==> flow/design.v <==
module n_mult(clk,rst_n,fin_a,fin_b,dout);
input clk,rst_n;
input [(10*(5+8+1))-1:0] fin_a,fin_b;
output [(10*(5+8+1))-1:0] dout;
genvar gv_i;
generate
	for(gv_i = 0; gv_i < 10;gv_i = gv_i + 1)
	begin: float_multiplier
		float_mult u_fm(clk,rst_n,
							fin_a[gv_i*(5+8+1)+(5+8+1)-1:gv_i*(5+8+1)],
							fin_b[gv_i*(5+8+1)+(5+8+1)-1:gv_i*(5+8+1)],
							dout[gv_i*(5+8+1)+(5+8+1)-1:gv_i*(5+8+1)]);
	end
endgenerate
endmodule
module float_mult(clk,rst_n,f_a,f_b,out_a);
parameter E_ref = {(5-1){1'b1}};			 
parameter E_add_max = {(5){1'b1}}+E_ref-1;
input wire[5+8:0] f_a,f_b;			 
output [5+8:0] out_a;
input rst_n,clk;
assign out_a = {S[2],e2,f2};
wire[5:0] mul_a_e,mul_b_e;		 
wire[8:0] mul_a_f,mul_b_f;
wire S0;
assign S0 = mul_a[5+8]^mul_b[5+8];			 
assign mul_a_e = {1'b0, mul_a[5+8-1:8]};		 
assign mul_b_e = {1'b0, mul_b[5+8-1:8]};		 
assign mul_a_f = {1'b1, mul_a[8-1:0]};						 
assign mul_b_f = {1'b1, mul_b[8-1:0]};						 
reg[8*2+1:0] f0;								 
reg[8+1:0] f1;
reg[8-1:0] f2;
reg[5:0] e0,e1;							 
reg[5-1:0]e2;
reg[2:0] S;											 
reg [(5+8+1)-1:0] mul_a,mul_b;
always @(posedge clk or negedge rst_n)begin
	if(!rst_n)begin
		mul_a <= 0;
		mul_b <= 0;
	end
	else begin
		mul_a <= f_a;
		mul_b <= f_b;
	end
end
always @(posedge clk or negedge rst_n) begin
	if(!rst_n) begin					 
		f0 <= 0;
		e0 <= 0;
		S[0] <= 0;
	end
	else begin
		S[0] <= S0;			 
		f0 <= mul_a_f * mul_b_f;
		if(mul_a_e == {1'b0,{(5){1'b1}}} || mul_b_e == {1'b0,{(5){1'b1}}})begin		 
			e0 <= E_add_max;
			S[0] <= 1;
		end
		else if(mul_a_e == 0 || mul_b_e == 0)begin															 
			e0 <= 0;
		end
		else begin
			e0 <= mul_a_e + mul_b_e;
		end
	end
end
always @(posedge clk or negedge rst_n)begin
	if(!rst_n) begin					 
		f1 <= 0;
		e1 <= 0;
		S[1] <= 0;
	end
	else begin
		S[1] <= S[0];
		if(e0 > E_ref) begin
			if(e0 >= E_add_max) begin		 
				e1 <= {(5+1){1'b1}};	 
				f1[8-1] <= 1;			 
			end
			else begin				 
				if(f0[2*8+1]) begin	 
					f1 <= f0[8*2+1:8+1]+f0[8];
					e1 <= e0 - E_ref+1'b1;
				end
				else begin
					f1 <= f0[8*2:8]+f0[8-1];			 
					e1 <= (e0 - E_ref);
				end
			end
		end
		else begin					 
			e1 <= 0;			 
			f1 <= 0;			 
		end
	end
end
always @(posedge clk or negedge rst_n)begin
	if(!rst_n) begin					 
		f2 <= 0;
		e2 <= 0;
		S[2] <= 0;
	end
	else begin
		S[2] = S[1];
		if(f1[8+1]) begin	 
			f2 <= f1[8:1];
			e2 <= e1[5-1:0]+1'b1;
		end
		else begin
			f2 <= f1[8-1:0];
			e2 <= e1[5-1:0];
		end
	end
end
endmodule
; ---- Reports on n_mult
; What the tools print for n_mult, step after step.
; Lines are those of the file above, counted from 1.
; Library cell names are shortened.
; Not given: --
[inputs]
top_module = n_mult
clock = clk
library = sky130hd
lib_corner = tt_025C_1v80

; ---- Word level
; Counts by Yosys on the flattened word-level netlist (proc, flatten, opt, wreduce; memories kept). Register bits leave out memories and registers merged into their read ports (data or address). Print and check cells are left out. Cells with the same type and inputs are merged into one.
[op_classes]
equal = 30
muxes = 170
compare = 20
n_mul = 10
reduce_logical = 40
n_addsub = 60
bitwise = 10
[op_table]
columns = cell, count
row1 = 9-bit by 9-bit multiplier with 18-bit output, 10
row2 = 7-bit 2-to-1 mux, 30
row3 = 9-bit by 1-bit adder with 10-bit output, 20
row4 = 5-bit 2-to-1 mux, 40
row5 = 6-bit zero test, 20
row6 = 6-bit 2-to-1 mux, 20
row7 = 5-bit by 1-bit adder with 5-bit output (second input constant), 20
row8 = 5-bit == test (second input constant), 20
row9 = 8-bit 2-to-1 mux, 10
row10 = 5-bit by 5-bit adder with 6-bit output, 10
row11 = 6-bit by 4-bit greater-than comparator with 1-bit output (second input constant), 10
row12 = 6-bit greater-or-equal comparator (second input constant), 10
row13 = 2-bit 2-to-1 mux, 30
row14 = 5-bit by 4-bit subtractor with 5-bit output (second input constant), 10
row15 = 1-bit 2-to-1 mux, 40
row16 = 1-bit logical OR, 20
row17 = 2-bit != test (second input constant), 10
row18 = 1-bit XOR, 10
[word_totals]
wordCells = 460
register_bits = 830
out_inout_bits = 140
in_bits = 282

; ---- Longest topological paths
; Yosys ltp: most cells in a row. Word level: on the elaborated netlist, between registers, memories and ports. Mapped: between sequential cells and ports; inverters and the memories' decode and read muxes count.
[depth]
ltp_word = 5
abc_area = 0
depth_mapped = 19
mapped_depth_nobuf = 18

; ---- After synthesis
; Source: synth_stat.txt of the flow (Yosys; design flattened, memories mapped). It holds for the ABC_AREA given above (unset counts as 0); a run with the other value may have another netlist.
; The area totals of this step are shown rounded.
[synth_totals]
seqArea_um2 = 19000
ffs = 760
n_buf = 152
mapped_area_um2 = 54000
mapped_cells = 5270
[types]
columns = cell_type, count, type_area_um2
row1 = dfrtp_1, 760, 1.9E+04
row2 = fa_1, 500, 10009.6
row3 = ha_1, 474, 5.93E+03
row4 = inv_1, 893, 3.35E+03
row5 = nand2_1, 584, 2.19E+03
row6 = and2_1, 263, 1.65E+03
row7 = xnor2_1, 161, 1.41E+03
row8 = mux2_2, 108, 1.22E+03
row9 = o21ai_0, 234, 1.17E+03
row10 = a21oi_1, 174, 870.835
row11 = xor2_1, 91, 797.014
row12 = nor2_1, 212, 795.763
row13 = clkbuf_1, 115, 431.664
row14 = a22o_1, 42, 367.853
row15 = nand3_1, 68, 340.326
row16 = nand4_1, 49, 306.544
row17 = and3_1, 47, 294.032
row18 = a21o_1, 35, 262.752
; Other cell types: 62; their cells: 460.
; By module: a second synthesis without flattening, with its own total; a netlist apart from the flattened one above.
[hier_totals]
cells_unflattened = 5590
area_unflattened_um2 = 57000
; Rows give one instance, submodules left out.
[by_module]
columns = module, seq_area_um2, n_inst, cells, area_um2
row1 = float_mult, 1900, 10, 559, 5700
row2 = n_mult, 0.0, 1, 0, 0.0

; ---- Worst setup path after synthesis
; Source: OpenSTA report_checks on the synthesized netlist (no wires, ideal clock, input and output delay 20% of the period each), path of least setup slack; recovery checks are left aside. Register names are those of the netlist, which keeps one name where synthesis merged equal registers.
[synth_timing]
kind = reg2reg
from = register float_multiplier[8].u_fm.mul_a[1]
to = register float_multiplier[8].u_fm.f0[16]
period_ps = 7420
path_buffers = 1
required_time_ps = 7298
launch_ps = 0
slack_ps = 2742
driving_pins = 19
t_arrival_ps = 4556
setup_ps = 122
delay_ps = 4678
period_less_setup_slack_ps = 4678
; "delay_ps" = arrival - input delay + setup time.
; "driving_pins": output pins that drive a net of the path, with the launching flip-flop's if there is one; two outputs of one cell count as two.
; "period_less_setup_slack_ps" = period - worst setup slack (recovery checks aside). The figure is calculated, with input and output delays left at 20% of the set period.
; Between the ends stands the longest chain of elaborated cells between them, by number of cells; it is not shown to be the way that was timed. Of several equally long chains one is given.
; A line is the first line of the expression or statement that the cell stems from. Yosys adds cells for indexed reads and writes and turns some case tables into memories.
[synth_between]
cell_sequence = dfrtp_1 buf_2 and2_1 fa_1 inv_1 fa_1 inv_1 fa_1 inv_1 fa_1 inv_1 ha_1 a211oi_1 o211ai_1 a41oi_2 o21bai_1 or3_1 and2_1 xor2_1
elab_chain_cells = 1
cells_between = 1
lines_between = 1
classes_between = mul: 1
[synth_lines]
columns = element, line_no
row1 = from (decl), 37  ; reg [(5+8+1)-1:0] mul_a,mul_b;
row2 = from (assign), 40  ; mul_a <= 0;
row3 = from (assign), 44  ; mul_a <= f_a;
row4 = 9-bit by 9-bit multiplier with 18-bit output, 56  ; f0 <= mul_a_f * mul_b_f;
row5 = to (assign), 50  ; f0 <= 0;
row6 = to (assign), 56
row7 = to (decl), 31  ; reg[8*2+1:0] f0;

; ---- Path in the finished layout
; Path of least setup slack in the final report of flow run A (OpenROAD, finished layout, wires in). Where an end is a register, its clock arrival counts in the times.
; The report prints the path's times to 10 ps; the period is as set.
[layout_timing]
kind = reg2reg
from = register float_multiplier[5].u_fm.mul_a[5]
to = register float_multiplier[5].u_fm.f0[17]
slack_ps = -90
launch_ps = 670
path_buffers = 2
required_time_ps = 4870
period_ps = 4260
driving_pins = 19
setup_ps = 80
t_arrival_ps = 4960
; Between the ends stands the longest chain of elaborated cells between them, by number of cells; it is not shown to be the way that was timed. Of several equally long chains one is given.
[layout_between]
cell_sequence = dfrtp_2 buf_6 buf_4 nand2_2 fa_1 fa_1 inv_2 fa_1 inv_1 fa_1 inv_2 ha_4 a21o_1 nand2_1 o21ai_2 a31o_2 or3_1 a31oi_1 xnor2_1
elab_chain_cells = 1
cells_between = 1
lines_between = 1
classes_between = mul: 1
[layout_lines]
columns = element, line_no
row1 = from (decl), 37  ; reg [(5+8+1)-1:0] mul_a,mul_b;
row2 = from (assign), 40  ; mul_a <= 0;
row3 = from (assign), 44  ; mul_a <= f_a;
row4 = 9-bit by 9-bit multiplier with 18-bit output, 56  ; f0 <= mul_a_f * mul_b_f;
row5 = to (assign), 50  ; f0 <= 0;
row6 = to (assign), 56
row7 = to (decl), 31  ; reg[8*2+1:0] f0;

; Flow measurements of n_mult on sky130hd: 2 stored runs with different settings, listed in no order. Input and output delays are each 20% of the period that was set; the output load is 0.01 pF.
; "achieved_clock_period_ps" is the run's clock period less its worst setup slack. It is reckoned from that one timing run; input and output delays stay at 20% of the period that was set.
; "design_power_uw" is the tool's figure for a default switching activity; nothing was simulated.
; Results are given in rounded form.

[flow run A: settings]
period_ns = 4.26
CAP_MARGIN = 20
CORE_MARGIN = 2
CORE_UTILIZATION = 40
SLEW_MARGIN = 20
[flow run A: results]
die_footprint_um2 = 140000
fin_tns_ps = -240
synth_area_um2 = 54000
setup_worst_slack_ps = -91
utilization_pct = 51
design_power_uw = 39000
achieved_clock_period_ps = 4351

[flow run B: settings]
period_ns = 7.18
CORE_UTILIZATION = 70
SETUP_SLACK_MARGIN = 0.4
PLACE_DENSITY_LB_ADDON = 0.1
CORE_MARGIN = 6
CELL_PAD_IN_SITES_GLOBAL_PLACEMENT = 1
ABC_AREA = 0
CTS_CLUSTER_SIZE = 57
CAP_MARGIN = 20
SLEW_MARGIN = 25
[flow run B: results]
outcome = unfinished; error FLW-0024 in placement
